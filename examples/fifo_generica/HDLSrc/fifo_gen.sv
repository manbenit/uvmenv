==> flow/design.v <==
module fifo_gen #(parameter 
							  DBi = 64		  , 
							  DBo = 64		  , 
							  ABi = 64		  , 
							  ABo = 64		  ,
							  CBi =  8		  , 
							  CBo =  8		  ,  								
								 E = 16		   						 
)    (
 input              		clk_i         ,  
 input              		rst_ni        , 
 input              		rd_i          ,  
 input              		wr_i          ,  
 input       [DBi-1:00] data_i        ,  
 input       [ABi-1:00] address_i     ,  
 input       [CBi-1:00] command_i     ,  
 output      [DBo-1:00]	data_o        ,  
 output      [ABo-1:00]	address_o     ,  
 output      [CBo-1:00]	command_o     ,  
 output reg          	den			  ,  
 output      		 		empty         ,  
 output      				full             
);
localparam P = $clog2(E)              ;
reg	            [P-1:0] entries     ; 
wire [(CBi+DBi+ABi)-1:00] data_wr     ;
reg                       rd_reg      ;
reg [(CBi+DBi+ABi)-1:00] fifo [E-1:0] ;   
assign data_wr = {{command_i},{address_i},{data_i}};   
reg          [P-1:00] tail     ;        
reg          [P-1:00] head     ;        
reg 			 [P-1:00] index_reg;
 assign full  = (tail == E-1 ) & (entries == E);  
 assign empty = (head == tail) & (entries == 0);  
always @(posedge clk_i)   
begin	
   if (wr_i) begin
	    fifo [tail] <= data_wr;  
	end
end
always @(posedge clk_i, negedge rst_ni)   
begin
   if (rst_ni == 0) begin
	    rd_reg    <= 1'b0;
	    index_reg <= {P{1'b0}};
	end
	else if (rd_i) begin
	    rd_reg    <= rd_i;
	    index_reg <= head;	 
	end
	else begin
	rd_reg    <= 1'b0;
	end
end
assign {{command_o},{address_o},{data_o}} = (rd_reg)? fifo[index_reg]:{(CBi+ABi+DBi){1'b0}}; 
always @(posedge clk_i, negedge rst_ni)
begin
  if (rst_ni == 0) begin				   	    
		 head  <= {P{1'b0}};
		 tail  <= {P{1'b0}}; 
        den  <= 1'b0;	
	 entries  <= {P{1'b0}};;	
  end
  else  begin 
	  case ({rd_i,wr_i}) 							 
	        2'b00: begin 
			         tail     <= tail;
						head     <= head;
						den      <= 1'b0;						
			  end			  
	   	  2'b01: begin   
				  if (!full ) begin         		 
						 tail    <= (tail + 3'h1);	 
						 entries <=  entries + 1'b1;
						 den     <=  1'b0;
				  end
	   	  end  
	   	  2'b10: begin   
	   	  	  if (!empty) begin               
	   	  	       head    <= (head + 3'h1);	 
						  den    <=  1'b1;
					 entries    <=  entries - 1'b1;
	   	  	  end
	   	  end  
	   	  2'b11: begin                       
	   	  	  if (!empty) begin               
				       tail    <= (tail + 3'h1);	 
	   	  	       head    <= (head + 3'h1);	 
						  den    <=  1'b1;
	   	  	  end
	   	  end  
	   	  default: begin            			 
			  			head   <= head;
						den    <= 1'b0;	
	   	  end  
	   endcase  
	end
end
endmodule
---- Reports on fifo_gen ----
The steps from the RTL of fifo_gen to its reports follow in flow order.
Line numbers count from 1 in the design file above.
Operators carry their Yosys type and port widths (W data, S select, Z words).
The mark - stands for no value.
design
  top module .............................. fifo_gen
  clock input ............................. clk_i
  library ................................. sky130hd
  timing corner ........................... tt_025C_1v80

---- Elaborated design ----
Source: Yosys, flattened and elaborated, memories not mapped. Widths are those after wreduce. Registers that Yosys merges into a memory's read port (data or address) are not register bits. Print and check cells do not count.
Memory sizes are those after Yosys's memory passes, which may raise the word count (mostly to a power of two), join words into wider ones and drop unused or constant bits.
operators by class
  add/sub/neg operators ................... 4
  equal/unequal tests ..................... 7
  multiplexer cells ....................... 13
  bitwise logic cells ..................... 1
  reductions and logical operators ........ 12
operators by type and width
  cell                   count
  $mux W136              2
  $mux W4                5
  $pmux W4 S2            2
  $add A4 B1 Y4 const B  3
  $reduce_and A2 Y1      4
  $ne A2 B2 Y1 const B   3
  $reduce_bool A2 Y1     3
  $eq A2 B2 Y1 const B   2
  $reduce_or A2 Y1       2
  $sub A4 B1 Y4 const B  1
  $eq A4 B4 Y1           1
  $logic_not A4 Y1       1
  $reduce_bool A3 Y1     1
  $mux W1                3
  $eq A2 B1 Y1 const B   1
  $logic_not A2 Y1       1
  $pmux W1 S2            1
  $and A1 B1 Y1          1
storage and ports
  bits in registers ....................... 18
  bits in writable memories ............... 2176
  memories kept ........................... 1
  output and inout bits ................... 139
  cells after elaboration ................. 44
memories
  name  words  width  read ports  write ports  line  source
  fifo  16     136    1           1            28    reg [(CBi+DBi+ABi)-1:00] fifo [E-1:0] ;

---- Logic depth ----
Yosys ltp: most cells in a row. Word level: on the elaborated netlist, between registers, memories and ports. Mapped: between sequential cells and ports; inverters and the memories' decode and read muxes count.
logic depth
  word-level depth ........................ 4
  ABC_AREA ................................ 0
  mapped depth ............................ 8
  mapped depth without buffers ............ 7

---- Mapped cells and area ----
The flow's flattened synthesis, as Yosys stat reports it; memories are mapped. The netlist is that of the ABC_AREA named above (0 if unset); the other value can give another one.
The area totals of this step are shown rounded.
cells by type
  cell                        count  area in all (um2)
  sky130_fd_sc_hd__edfxtp_1   2176   6.53E+04
  sky130_fd_sc_hd__mux4_2     390    8.78E+03
  sky130_fd_sc_hd__mux2i_1    382    3.82E+03
  sky130_fd_sc_hd__a22oi_1    107    803.27
  sky130_fd_sc_hd__a221oi_1   74     648.122
  sky130_fd_sc_hd__buf_4      60     450.432
  sky130_fd_sc_hd__dfrtp_1    18     450.432
  sky130_fd_sc_hd__nand2_1    110    412.896
  sky130_fd_sc_hd__o21ai_0    76     380.365
  sky130_fd_sc_hd__o21ai_1    75     375.36
  sky130_fd_sc_hd__buf_2      70     350.336
  sky130_fd_sc_hd__o211ai_1   45     337.824
  sky130_fd_sc_hd__clkbuf_1   75     281.52
  sky130_fd_sc_hd__nand3_1    46     230.221
  sky130_fd_sc_hd__buf_6      19     213.955
  sky130_fd_sc_hd__a311oi_1   18     157.651
  sky130_fd_sc_hd__o2111ai_1  18     157.651
  sky130_fd_sc_hd__a21oi_1    21     105.101
Other cell types: 31; their cells: 88.
mapped netlist
  standard cells after synthesis .......... 3868
  mapped area ............................. 83900 um2
  mapped flip-flops ....................... 2194
  buffers ................................. 229

---- Worst setup path after synthesis ----
Path of least setup slack by OpenSTA after synthesis, without wires, with an ideal clock, recovery checks aside; 20% of the period is set as input and as output delay. Where synthesis merged equal registers, the netlist keeps one of their names.
path post-synthesis
  path kind ............................... in2reg
  start ................................... in wr_i
  end ..................................... mem fifo[3][0]
  period .................................. 12600 ps
  input delay ............................. 2520 ps
  setup time .............................. 798 ps
  launch time at the first pin ............ 2520 ps
  data arrival time ....................... 12066 ps
  required time ........................... 11802 ps
  setup slack ............................. -263 ps
  delay of the path ....................... 10344 ps
  stages .................................. 3
  synthesis period reached ................ 12863 ps
"delay of the path" is the arrival time less input delay plus setup time.
"stages": output pins that drive a net of the path, with the launching flip-flop's if there is one; two outputs of one cell count as two.
"synthesis period reached" = period - worst setup slack (recovery checks aside). The figure is calculated, with input and output delays left at 20% of the set period.
The rows between start and end are the longest chain of elaborated cells between them; the timing report does not say that the signal goes this way. Where chains are equally long, one stands for them.
A line is the first line of the expression or statement that the cell stems from. Yosys adds cells for indexed reads and writes and turns some case tables into memories.
The path ends at the enable pin of a flip-flop; only ways to that pin are counted.
on the way, post-synthesis
  cell sequence ........................... sky130_fd_sc_hd__clkbuf_1 sky130_fd_sc_hd__nand2_1 sky130_fd_sc_hd__nor3_1
  length of the longest elaborated chain .. 1
  elaborated cells between the ends (all ways) .. 2
  source lines of those cells ............. 1
RTL lines, path post-synthesis
  item             line  source
  start, declared  13    input wr_i ,
  $mux W4          37    if (wr_i) begin
  end, declared    28    reg [(CBi+DBi+ABi)-1:00] fifo [E-1:0] ;

---- Timing after layout ----
Path of least setup slack in the final report of record 1 (OpenROAD, finished layout, wires in). Where an end is a register, its clock arrival counts in the times.
The report prints the path's times to 10 ps; the period is as set.
path after layout
  path kind ............................... reg2out
  start ................................... reg index_reg[2]
  end ..................................... out data_o[8]
  period .................................. 8890 ps
  launch time at the first pin ............ 810 ps
  data arrival time ....................... 4860 ps
  required time ........................... 7110 ps
  setup slack ............................. 2250 ps
  stages .................................. 7
The rows between start and end are the longest chain of elaborated cells between them; the timing report does not say that the signal goes this way. Where chains are equally long, one stands for them.
The chain passes a memory read, where the word-level depth is cut; so it can be longer than that depth.
on the way, after layout
  cell sequence ........................... sky130_fd_sc_hd__dfrtp_4 sky130_fd_sc_hd__buf_4 sky130_fd_sc_hd__buf_4 sky130_fd_sc_hd__mux4_2 sky130_fd_sc_hd__mux2i_1 sky130_fd_sc_hd__o21ai_0 sky130_fd_sc_hd__clkdlybuf4s50_1
  length of the longest elaborated chain .. 2
  elaborated cells between the ends (all ways) .. 2
  source lines of those cells ............. 2
RTL lines, path after layout
  item              line  source
  start, declared   32    reg [P-1:00] index_reg;
  start, assigned   45    index_reg <= {P{1'b0}};
  start, assigned   49    index_reg <= head;
  $mem_v2 Z16 W136  28    reg [(CBi+DBi+ABi)-1:00] fifo [E-1:0] ;
  $mux W136         55    assign {{command_o},{address_o},{data_o}} = (rd_reg)? fifo[index_reg]:{(CBi+ABi+DBi){1'b0}};
  end, declared     17    output [DBo-1:00] data_o ,

Subject: fifo_gen on sky130hd, stored results

Hello all,

Stored flow runs of fifo_gen (2 of them; Yosys, OpenROAD, sky130hd). They differ in their settings and are not a sequence. Constraints: input delay and output delay 20% of the set period each, output load 0.01 pF.
"period reached" means the clock period less the worst setup slack. The figure is calculated, with input and output delays left at 20% of the set period.
By "time of the worst setup path" is meant the share of the clock period that the worst setup path is allowed (20% is reserved at inputs, 20% at outputs), minus its slack. Clock arrival times at its registers enter into it.
"total power of the final layout" is the tool's figure for a default switching activity; nothing was simulated.
"time of the worst setup path" is given in steps of 10 ps.
Results are given in rounded form.

---- record 1 ----
settings
  period_ns = 8.89
  CORE_UTILIZATION = 59
  SETUP_SLACK_MARGIN = -0.2
  PLACE_DENSITY = 0.48
  TNS_END_PERCENT = 55
  GPL_TIMING_DRIVEN = 1
  CTS_CLUSTER_DIAMETER = 337
  MIN_ROUTING_LAYER = met1
  CAP_MARGIN = 20
  CORE_MARGIN = 2
  SLEW_MARGIN = 20
results
  cell area after synthesis ............... 83900 um2
  area inside the die boundary ............ 145000 um2
  standard-cell area after routing ........ 95400 um2
  utilization after layout ................ 67.5%
  worst setup slack after layout .......... 2250 ps
  sum of negative setup slack ............. 0 ps
  worst hold slack ........................ 528 ps
  total power of the final layout ......... 29700 uW
  period reached .......................... 6641 ps
  time of the worst setup path ............ 4860 ps
  kind of the worst setup path ............ reg2out

---- record 2 ----
settings
  period_ns = 15.2
  SETUP_SLACK_MARGIN = 1.01
  CAP_MARGIN = 20
  CORE_MARGIN = 2
  CORE_UTILIZATION = 40
  SLEW_MARGIN = 20
results
  cell area after synthesis ............... 83900 um2
  area inside the die boundary ............ 213000 um2
  standard-cell area after routing ........ 96900 um2
  utilization after layout ................ 46.3%
  worst setup slack after layout .......... 6680 ps
  sum of negative setup slack ............. 0 ps
  worst hold slack ........................ 504 ps
  total power of the final layout ......... 17700 uW
  period reached .......................... 8520 ps
  time of the worst setup path ............ 5480 ps
  kind of the worst setup path ............ reg2out

Thanks
